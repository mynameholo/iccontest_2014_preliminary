==> flow/design.v <==
module STI_DAC(clk ,reset, load, pi_data, pi_length, pi_fill, pi_msb, pi_low, pi_end,
	       so_data, so_valid,
	       oem_finish, oem_dataout, oem_addr,
	       odd1_wr, odd2_wr, odd3_wr, odd4_wr, even1_wr, even2_wr, even3_wr, even4_wr);
input		clk, reset;
input		load, pi_msb, pi_low, pi_end; 
input	[15:0]	pi_data;
input	[1:0]	pi_length;
input		pi_fill;
output	reg so_data, so_valid;
output  reg odd1_wr, odd2_wr, odd3_wr, odd4_wr, even1_wr, even2_wr, even3_wr, even4_wr;
output oem_finish;
output  reg [4:0] oem_addr;
output   [7:0] oem_dataout;
parameter IDLE = 0,	  
		  CLEAR = 1,
		  CLEAR2 = 2,
		  READ = 3,
		  WAIT = 4,
		  DATA_OUT8 = 5,
		  DATA_OUT16 = 6,
		  DATA_OUT24 = 7,
		  DATA_OUT32 = 8,
		  DONE = 9;
reg [9:0] cs, ns;
reg [7:0] o_8bit;
reg [15:0] o_16bit;
reg [23:0] o_24bit;
reg [31:0] o_32bit;
reg [4:0] so_cnt;
wire [0:7] o_8bit_rev;
wire [0:15] o_16bit_rev;
wire [0:23] o_24bit_rev;
wire [0:31] o_32bit_rev;
always@(*)begin
	case(pi_length)
		2'b00:begin
			o_8bit = (pi_low)? (pi_data[15:8]):(pi_data[7:0]);
			o_16bit = 'd0;
			o_24bit = 'd0;
			o_32bit = 'd0;
		end
		2'b01: begin
			o_8bit = 'd0;
			o_16bit = pi_data;
			o_24bit = 'd0;
			o_32bit = 'd0;
		end
		2'b10: begin
			o_8bit = 'd0;
			o_16bit = 'd0;
			o_24bit = (pi_fill)? ({pi_data,{8'd0}}):({{8'd0},pi_data});
			o_32bit = 'd0;
		end
		2'b11:begin
			o_8bit = 'd0;
			o_16bit = 'd0;
			o_24bit = 'd0;
			o_32bit = (pi_fill)? ({pi_data,{16'd0}}):({{16'd0},pi_data});
		end
	endcase
end
assign o_8bit_rev[0:7] = o_8bit[7:0];
assign o_16bit_rev[0:15] = o_16bit[15:0];
assign o_24bit_rev[0:23] = o_24bit[23:0];
assign o_32bit_rev[0:31] = o_32bit[31:0];
always@(posedge clk or posedge reset)begin
	if(reset)begin
		cs <= 'd0;
		cs[IDLE] <= 1'd1;
	end
	else cs <= ns;
end
always@(*)begin
	ns = 'd0;
	case(1'd1)
		cs[IDLE]: ns[CLEAR] = 1'd1;
		cs[CLEAR]: ns[CLEAR2] = 1'd1;
		cs[CLEAR2]: begin
			if(so_cnt == 'd31) ns[READ] = 1'd1;
			else ns[CLEAR] = 1'd1;
		end
		cs[READ]:begin
			case(pi_length)
				2'b00: ns[DATA_OUT8] = 1'd1;
				2'b01: ns[DATA_OUT16] = 1'd1;
				2'b10: ns[DATA_OUT24] = 1'd1;
				2'b11: ns[DATA_OUT32] = 1'd1;
			endcase
		end
		cs[DATA_OUT8]:begin
			if(so_cnt == 5'd0) ns[WAIT] = 1'd1;
			else ns[DATA_OUT8] = 1'd1;
		end
		cs[DATA_OUT16]:begin
			if(so_cnt == 5'd0) ns[WAIT] = 1'd1;
			else ns[DATA_OUT16] = 1'd1;
		end
		cs[DATA_OUT24]:begin
			if(so_cnt == 5'd0) ns[WAIT] = 1'd1;
			else ns[DATA_OUT24] = 1'd1;
		end
		cs[DATA_OUT32]:begin
			if(so_cnt == 5'd0) ns[WAIT] = 1'd1;
			else ns[DATA_OUT32] = 1'd1;
		end
		cs[WAIT]:begin
			if(pi_end) ns[DONE] = 1'd1;
			else if(load) ns[READ] = 1'd1;
			else ns[WAIT] = 1'd1;
		end
		cs[DONE]: ns[DONE] = 1'd1;
		default: ns[IDLE] = 1'd1;
	endcase
end
always@(posedge clk or posedge reset)begin
	if(reset)begin
		so_data <= 1'd0;
		so_valid <= 1'd0;
		so_cnt <= 'd0;
	end
	else begin
		case(1'd1)
			cs[IDLE]:begin 
				so_data <= 1'd0;
				so_valid <= 1'd0;
				so_cnt <= 'd31;
			end
			cs[CLEAR]:begin
				so_cnt <= so_cnt + 1'd1;
			end
			cs[CLEAR2]:begin
			end
			cs[WAIT]:begin
				so_valid <= 1'd0;
			end
			cs[READ]:begin
				case(pi_length)
					2'b00: so_cnt <= 5'd7;
					2'b01: so_cnt <= 5'd15;
					2'b10: so_cnt <= 5'd23;
					2'b11: so_cnt <= 5'd31;
				endcase
			end
			cs[DATA_OUT8]:begin
				so_valid <= 1'd1;
				so_cnt <= so_cnt - 1'd1;
				if(pi_msb)	so_data <= o_8bit[so_cnt];
				else 		so_data <= o_8bit_rev[so_cnt];
			end
			cs[DATA_OUT16]:begin
				so_valid <= 1'd1;
				so_cnt <= so_cnt - 1'd1;
				if(pi_msb)	so_data <= o_16bit[so_cnt];
				else 		so_data <= o_16bit_rev[so_cnt];
			end
			cs[DATA_OUT24]:begin
				so_valid <= 1'd1;
				so_cnt <= so_cnt - 1'd1;
				if(pi_msb)	so_data <= o_24bit[so_cnt];
				else 		so_data <= o_24bit_rev[so_cnt];
			end
			cs[DATA_OUT32]:begin
				so_valid <= 1'd1;
				so_cnt <= so_cnt - 1'd1;
				if(pi_msb)	so_data <= o_32bit[so_cnt];
				else 		so_data <= o_32bit_rev[so_cnt];
			end
			cs[DONE]:begin
			end
		endcase
	end
end
reg [8:0] mem_num;
reg [3:0] line_cnt;
reg [7:0] data_buffer;
reg [3:0] data_cnt;
reg [4:0] odd_cnt;
reg [4:0] even_cnt;
reg odd_even;
wire line_en;
wire data_buffer_en;
assign line_en = (line_cnt == 4'd7)? 1'd1: 1'd0;
assign data_buffer_en = ((data_cnt == 4'd7))? 1'd1: 1'd0;
assign oem_dataout = data_buffer;
assign oem_finish = (mem_num == 9'd255 );
always@(posedge clk or posedge reset)begin
	if(reset) data_cnt <= 4'd0;
	else if (so_valid)begin
		if(data_cnt == 4'd7) data_cnt <= 'd0;
		else data_cnt <= data_cnt + 1'd1;
	end
end
always@(posedge clk or posedge reset)begin
	if(reset) line_cnt <= 4'd0;
	else if(data_buffer_en) begin
		if(line_cnt == 4'd7) line_cnt <= 'd0;
		else line_cnt <= line_cnt + 1'd1;
	end
end
always@(posedge clk or posedge reset)begin
	if(reset) mem_num <= 9'd0;
	else if(pi_end) mem_num <= mem_num + 1'd1;
	else if (data_buffer_en) begin
		if(mem_num == 9'd255) mem_num <= 'd0;
		else mem_num <= mem_num + 1'd1;
	end
end
always@(posedge clk or posedge reset)begin
	if(reset) begin
		data_buffer <= 'd0;
	end
	else if(so_valid)begin
		data_buffer <= data_buffer << 1'd1;
		data_buffer[0] <= so_data;
	end
end
always@(posedge clk or posedge reset)begin
	if(reset) oem_addr <= 'd0;
	else if(cs == 'd2) oem_addr <= so_cnt;
	else oem_addr <= (odd_even)? odd_cnt: even_cnt;
end
always@(posedge clk or posedge reset)begin
	if(reset)begin
		odd_even <= 1'd1;
	end
	else if(data_buffer_en && line_en) odd_even <= odd_even;
	else if(data_buffer_en) odd_even <= ~odd_even;
end
always@(posedge clk or posedge reset)begin
	if(reset)begin
		odd_cnt <= 'd0;
		even_cnt <= 'd0;
	end
	else if(data_buffer_en)begin
		if(odd_even) odd_cnt <= odd_cnt + 1'd1;
		else even_cnt <= even_cnt + 1'd1;
	end
end
always@(posedge clk or posedge reset)begin
	if(reset)begin
		odd1_wr <= 'd0;
		even1_wr <= 'd0;
	end
	else if(cs  == 'd2)begin
		odd1_wr <= 1'd1;
		even1_wr <= 1'd1;
	end
	else if(cs == 'd4)begin
		odd1_wr <= 1'd0;
		even1_wr <= 1'd0;
	end
	else if(mem_num <= 9'd63)begin
		if(data_buffer_en)begin
			if(odd_even)begin
				odd1_wr <= 1'd1;
				even1_wr <= 1'd0;
			end
			else begin
				odd1_wr <= 1'd0;
				even1_wr <= 1'd1;
			end
		end
		else begin
			odd1_wr <= 'd0;
			even1_wr <= 'd0;
		end
	end
	else begin
		odd1_wr <= 'd0;
		even1_wr <= 'd0;
	end
end	
always@(posedge clk or posedge reset)begin
	if(reset)begin
		odd2_wr <= 'd0;
		even2_wr <= 'd0;
	end
	else if(cs  == 'd2)begin
		odd2_wr <= 1'd1;
		even2_wr <= 1'd1;
	end
	else if(cs == 'd4)begin
		odd2_wr <= 1'd0;
		even2_wr <= 1'd0;
	end
	else if((9'd63 < mem_num) && (mem_num <= 9'd127))begin
		if(data_buffer_en)begin
			if(odd_even)begin
				odd2_wr <= 1'd1;
				even2_wr <= 1'd0;
			end
			else begin
				odd2_wr <= 1'd0;
				even2_wr <= 1'd1;
			end
		end
		else begin
			odd2_wr <= 'd0;
			even2_wr <= 'd0;
		end
	end
	else begin
		odd2_wr <= 'd0;
		even2_wr <= 'd0;
	end
end
always@(posedge clk or posedge reset)begin
	if(reset)begin
		odd3_wr <= 'd0;
		even3_wr <= 'd0;
	end
	else if(cs  == 'd2)begin
		odd3_wr <= 1'd1;
		even3_wr <= 1'd1;
	end
	else if(cs == 'd2)begin
		odd3_wr <= 1'd0;
		even3_wr <= 1'd0;
	end
	else if((9'd127 < mem_num) && (mem_num <= 9'd191))begin
		if(data_buffer_en)begin
			if(odd_even)begin
				odd3_wr <= 1'd1;
				even3_wr <= 1'd0;
			end
			else begin
				odd3_wr <= 1'd0;
				even3_wr <= 1'd1;
			end
		end
		else begin
			odd3_wr <= 'd0;
			even3_wr <= 'd0;
		end
	end
	else begin
		odd3_wr <= 'd0;
		even3_wr <= 'd0;
	end
end
always@(posedge clk or posedge reset)begin
	if(reset)begin
		odd4_wr <= 'd0;
		even4_wr <= 'd0;
	end
	else if(cs  == 'd2)begin
		odd4_wr <= 1'd1;
		even4_wr <= 1'd1;
	end
	else if(cs == 'd4)begin
		odd4_wr <= 1'd0;
		even4_wr <= 1'd0;
	end
	else if((9'd191 < mem_num) && (mem_num <= 9'd255))begin
		if(data_buffer_en)begin
			if(odd_even)begin
				odd4_wr <= 1'd1;
				even4_wr <= 1'd0;
			end
			else begin
				odd4_wr <= 1'd0;
				even4_wr <= 1'd1;
			end
		end
		else begin
			odd4_wr <= 'd0;
			even4_wr <= 'd0;
		end
	end
	else begin
		odd4_wr <= 'd0;
		even4_wr <= 'd0;
	end
end
endmodule
* Tool chain data of STI_DAC *
The steps from the RTL of STI_DAC to its reports follow in flow order.
Lines are those of the file above, counted from 1.
Cell names lack the library's common part.
A cell with -- has no value.

inputs
  top module = STI_DAC
  clock input = clk
  standard-cell library = sky130hd
  timing corner = tt_025C_1v80

* Word level *
Counts by Yosys on the flattened word-level netlist (proc, flatten, opt, wreduce; memories kept). Register bits leave out memories and registers merged into their read ports (data or address). Print and check cells are left out. Cells with the same type and inputs are merged into one.

storage and ports
  register bits after elaboration = 66
  bits of input ports = 25
  word-level cells = 240

cells by class
  $add $sub $neg = 11
  magnitude comparators = 7
  eq/ne operators = 16
  shifts and indexed selects = 8
  mux-type cells = 155
  bitwise operators = 2
  reductions and logical operators = 20

operator list
  operator                                                 number
  2-to-1 mux 1 bit                                         126
  parallel mux 32 bit (select 2 bit)                       1
  2-to-1 mux 5 bit                                         11
  parallel mux 24 bit (select 2 bit)                       1
  variable part select 32 x 5 -> 1 bit                     1
  variable part select 32 x 6 -> 1 bit                     1
  parallel mux 16 bit (select 2 bit)                       1
  2-to-1 mux 32 bit                                        1
  2-to-1 mux 9 bit                                         3
  variable part select 24 x 5 -> 1 bit                     1
  variable part select 24 x 6 -> 1 bit                     1
  2-to-1 mux 24 bit                                        1
  parallel mux 5 bit (select 4 bit)                        1
  less-or-equal comparator 9 x 8 -> 1 bit with constant B  2
  variable part select 16 x 5 -> 1 bit                     1
  variable part select 16 x 6 -> 1 bit                     1
  parallel mux 8 bit (select 2 bit)                        1
  adder 5 x 1 -> 5 bit with constant B                     3
  OR reduction 3 bit                                       4
  subtractor 5 x 5 -> 6 bit with constant A                2
  equality test 10 x 2 -> 1 bit with constant B            1
  equality test 10 x 3 -> 1 bit with constant B            1
  less-than comparator 6 x 9 -> 1 bit with constant A      1
  less-than comparator 7 x 9 -> 1 bit with constant A      1
  less-than comparator 8 x 9 -> 1 bit with constant A      1
  adder 9 x 1 -> 9 bit with constant B                     1
  less-or-equal comparator 9 x 6 -> 1 bit with constant B  1
  less-or-equal comparator 9 x 7 -> 1 bit with constant B  1

Not listed: further kinds 30, cells in them 47.

* Longest topological paths *
Longest topological path by Yosys (ltp), each cell counted once; first at word level (registers and memories cut), then after technology mapping (sequential cells cut; the memories' decode and read muxes count).

logic depth
  depth after elaboration = 14
  ABC_AREA = 0
  depth in mapped cells = 11
  mapped depth without buffers = 8

* Netlist *
Yosys stat after the flow's synthesis: flattened, memories mapped to cells. It holds for the ABC_AREA given above (unset counts as 0); a run with the other value may have another netlist.

mapped netlist
  cell count = 485
  synthesis area = 4644.5 um^2
  sequential area = 1654.1 um^2
  mapped flip-flops = 66

cells by type
  type      number
  dfrtp_1   64
  mux4_2    12
  mux4_1    9
  a21oi_1   34
  nand2_1   43
  mux2i_1   15
  mux2_2    13
  xnor2_1   15
  o21ai_0   26
  nor2_1    34
  ha_1      10
  clkbuf_1  23
  nor3_1    16
  nand3_1   15
  a31oi_1   10
  nand4_1   10
  dfstp_2   2
  and3_1    8

Not listed: further types 49, cells in them 126.

* Path before layout *
Path of least setup slack by OpenSTA after synthesis, without wires, with an ideal clock, recovery checks aside; 20% of the period is set as input and as output delay. Where synthesis merged equal registers, the netlist keeps one of their names.

timing post-synthesis
  kind = input port to flip-flop
  from = input port pi_fill
  to = register so_data
  period = 2.35 ns
  external input delay = 0.470 ns
  library setup time = 0.120 ns
  data arrival time = 2.061 ns
  required time = 2.230 ns
  path slack = 0.169 ns
  path delay = 1.711 ns
  stages on the path = 9
  buffers on the path = 2
  synthesis period reached = 2.181 ns

"path delay" = arrival - input delay + setup time.
"stages on the path": output pins that drive a net of the path, with the launching flip-flop's if there is one; two outputs of one cell count as two.
"synthesis period reached" is the clock period less the worst setup slack; recovery checks do not enter. This is arithmetic on one report: input and output delays are still those of the set period (20% each).
Between the ends stands the longest chain of elaborated cells between them, by number of cells; it is not shown to be the way that was timed. Of several equally long chains one is given.
A line is the first line of the expression or statement that the cell stems from. Yosys adds cells for indexed reads and writes and turns some case tables into memories.
A register here has more assigning lines than the two given.

between the ends, post-synthesis
  path through = buf_2 > and3_1 > clkbuf_1 > o21a_1 > o311ai_0 > o311ai_1 > a311oi_1 > o211ai_1 > a31o_1
  length of the longest elaborated chain = 13

RTL lines, path post-synthesis
  what                                  RTL line  text
  from (decl)                           9         input pi_fill;
  2-to-1 mux 32 bit                     59        o_32bit = (pi_fill)? ({pi_data,{16'd0}}):({{16'd0},pi_data});
  parallel mux 32 bit (select 2 bit)    36        case(pi_length)
  variable part select 32 x 6 -> 1 bit  167       else so_data <= o_32bit_rev[so_cnt];
  2-to-1 mux 1 bit                      166       if(pi_msb) so_data <= o_32bit[so_cnt];
  2-to-1 mux 1 bit (9 in a row)         123       case(1'd1)
  to (assign)                           148       if(pi_msb) so_data <= o_8bit[so_cnt];
  to (assign)                           149       else so_data <= o_8bit_rev[so_cnt];
  to (decl)                             10        output reg so_data, so_valid;

* Timing after layout *
From the final timing report of run 2: the path of least setup slack in the routed layout; clock arrival at registers is part of the times.

timing after layout
  kind = input port to flip-flop
  from = input port pi_data[13]
  to = register so_data
  period = 2.64 ns
  external input delay = 0.53 ns
  library setup time = 0.11 ns
  data arrival time = 2.86 ns
  required time = 2.88 ns
  path slack = 0.01 ns
  stages on the path = 8
  buffers on the path = 1

Between the ends stands the longest chain of elaborated cells between them, by number of cells; it is not shown to be the way that was timed. Of several equally long chains one is given.
A register here has more assigning lines than the two given.

between the ends, after layout
  path through = clkdlybuf4s50_1 > mux4_1 > mux4_2 > nand3_1 > o21ai_1 > nand4_1 > a21oi_1 > a31o_1
  length of the longest elaborated chain = 13

RTL lines, path after layout
  what                                  RTL line  text
  from (decl)                           7         input [15:0] pi_data;
  2-to-1 mux 32 bit                     59        o_32bit = (pi_fill)? ({pi_data,{16'd0}}):({{16'd0},pi_data});
  parallel mux 32 bit (select 2 bit)    36        case(pi_length)
  variable part select 32 x 6 -> 1 bit  167       else so_data <= o_32bit_rev[so_cnt];
  2-to-1 mux 1 bit                      166       if(pi_msb) so_data <= o_32bit[so_cnt];
  2-to-1 mux 1 bit (9 in a row)         123       case(1'd1)
  to (assign)                           148       if(pi_msb) so_data <= o_8bit[so_cnt];
  to (assign)                           149       else so_data <= o_8bit_rev[so_cnt];
  to (decl)                             10        output reg so_data, so_valid;

==> results <==
Measured results for STI_DAC: 2 stored runs of the Yosys and OpenROAD flow on sky130hd. The settings differ; the order carries no meaning. The constraints put input and output delay at 20% of the set period each and load the outputs with 0.01 pF.
"achieved clock period (ns)" is the run's clock period less its worst setup slack. It is reckoned from that one timing run; input and output delays stay at 20% of the period that was set.
"worst setup path time (ns)": the worst setup path's part of the clock period (all of it between registers, 20% less for each end at a port) less its slack. A launch clock that arrives late makes it longer, a capture clock that arrives late makes it shorter.
"finish__power__total": no workload was simulated; the value follows from the tool's default switching activity.

settings of run 1
{
  "period_ns": 2.23,
  "CORE_UTILIZATION": 66,
  "SETUP_SLACK_MARGIN": -0.03,
  "PLACE_DENSITY_LB_ADDON": 0.2,
  "CELL_PAD_IN_SITES_GLOBAL_PLACEMENT": 1,
  "CELL_PAD_IN_SITES_DETAIL_PLACEMENT": 2,
  "TNS_END_PERCENT": 5,
  "GPL_ROUTABILITY_DRIVEN": 1,
  "CTS_CLUSTER_DIAMETER": 399,
  "MAX_ROUTING_LAYER": "met4",
  "CAP_MARGIN": 20,
  "CORE_MARGIN": 2,
  "SLEW_MARGIN": 20
}
report of run 1: did not finish, place, FLW-0024

settings of run 2
{
  "period_ns": 2.64,
  "CORE_UTILIZATION": 71,
  "SETUP_SLACK_MARGIN": 0.03,
  "CORE_ASPECT_RATIO": 0.68,
  "ABC_AREA": 0,
  "GPL_TIMING_DRIVEN": 0,
  "GPL_ROUTABILITY_DRIVEN": 0,
  "MAX_ROUTING_LAYER": "met5",
  "CAP_MARGIN": 20,
  "CORE_MARGIN": 2,
  "SLEW_MARGIN": 20
}
report of run 2
yosys chip area after synthesis (um^2): 4644.5
finish__design__die__area: 7216.6
finish__design__instance__area__stdcell: 5515.3
finish__timing__setup__ws: 0.012
finish__timing__setup__tns: 0.000
finish__power__total: 5.654e-03
achieved clock period (ns): 2.628
worst setup path time (ns): 2.10
worst setup path kind: input port to flip-flop
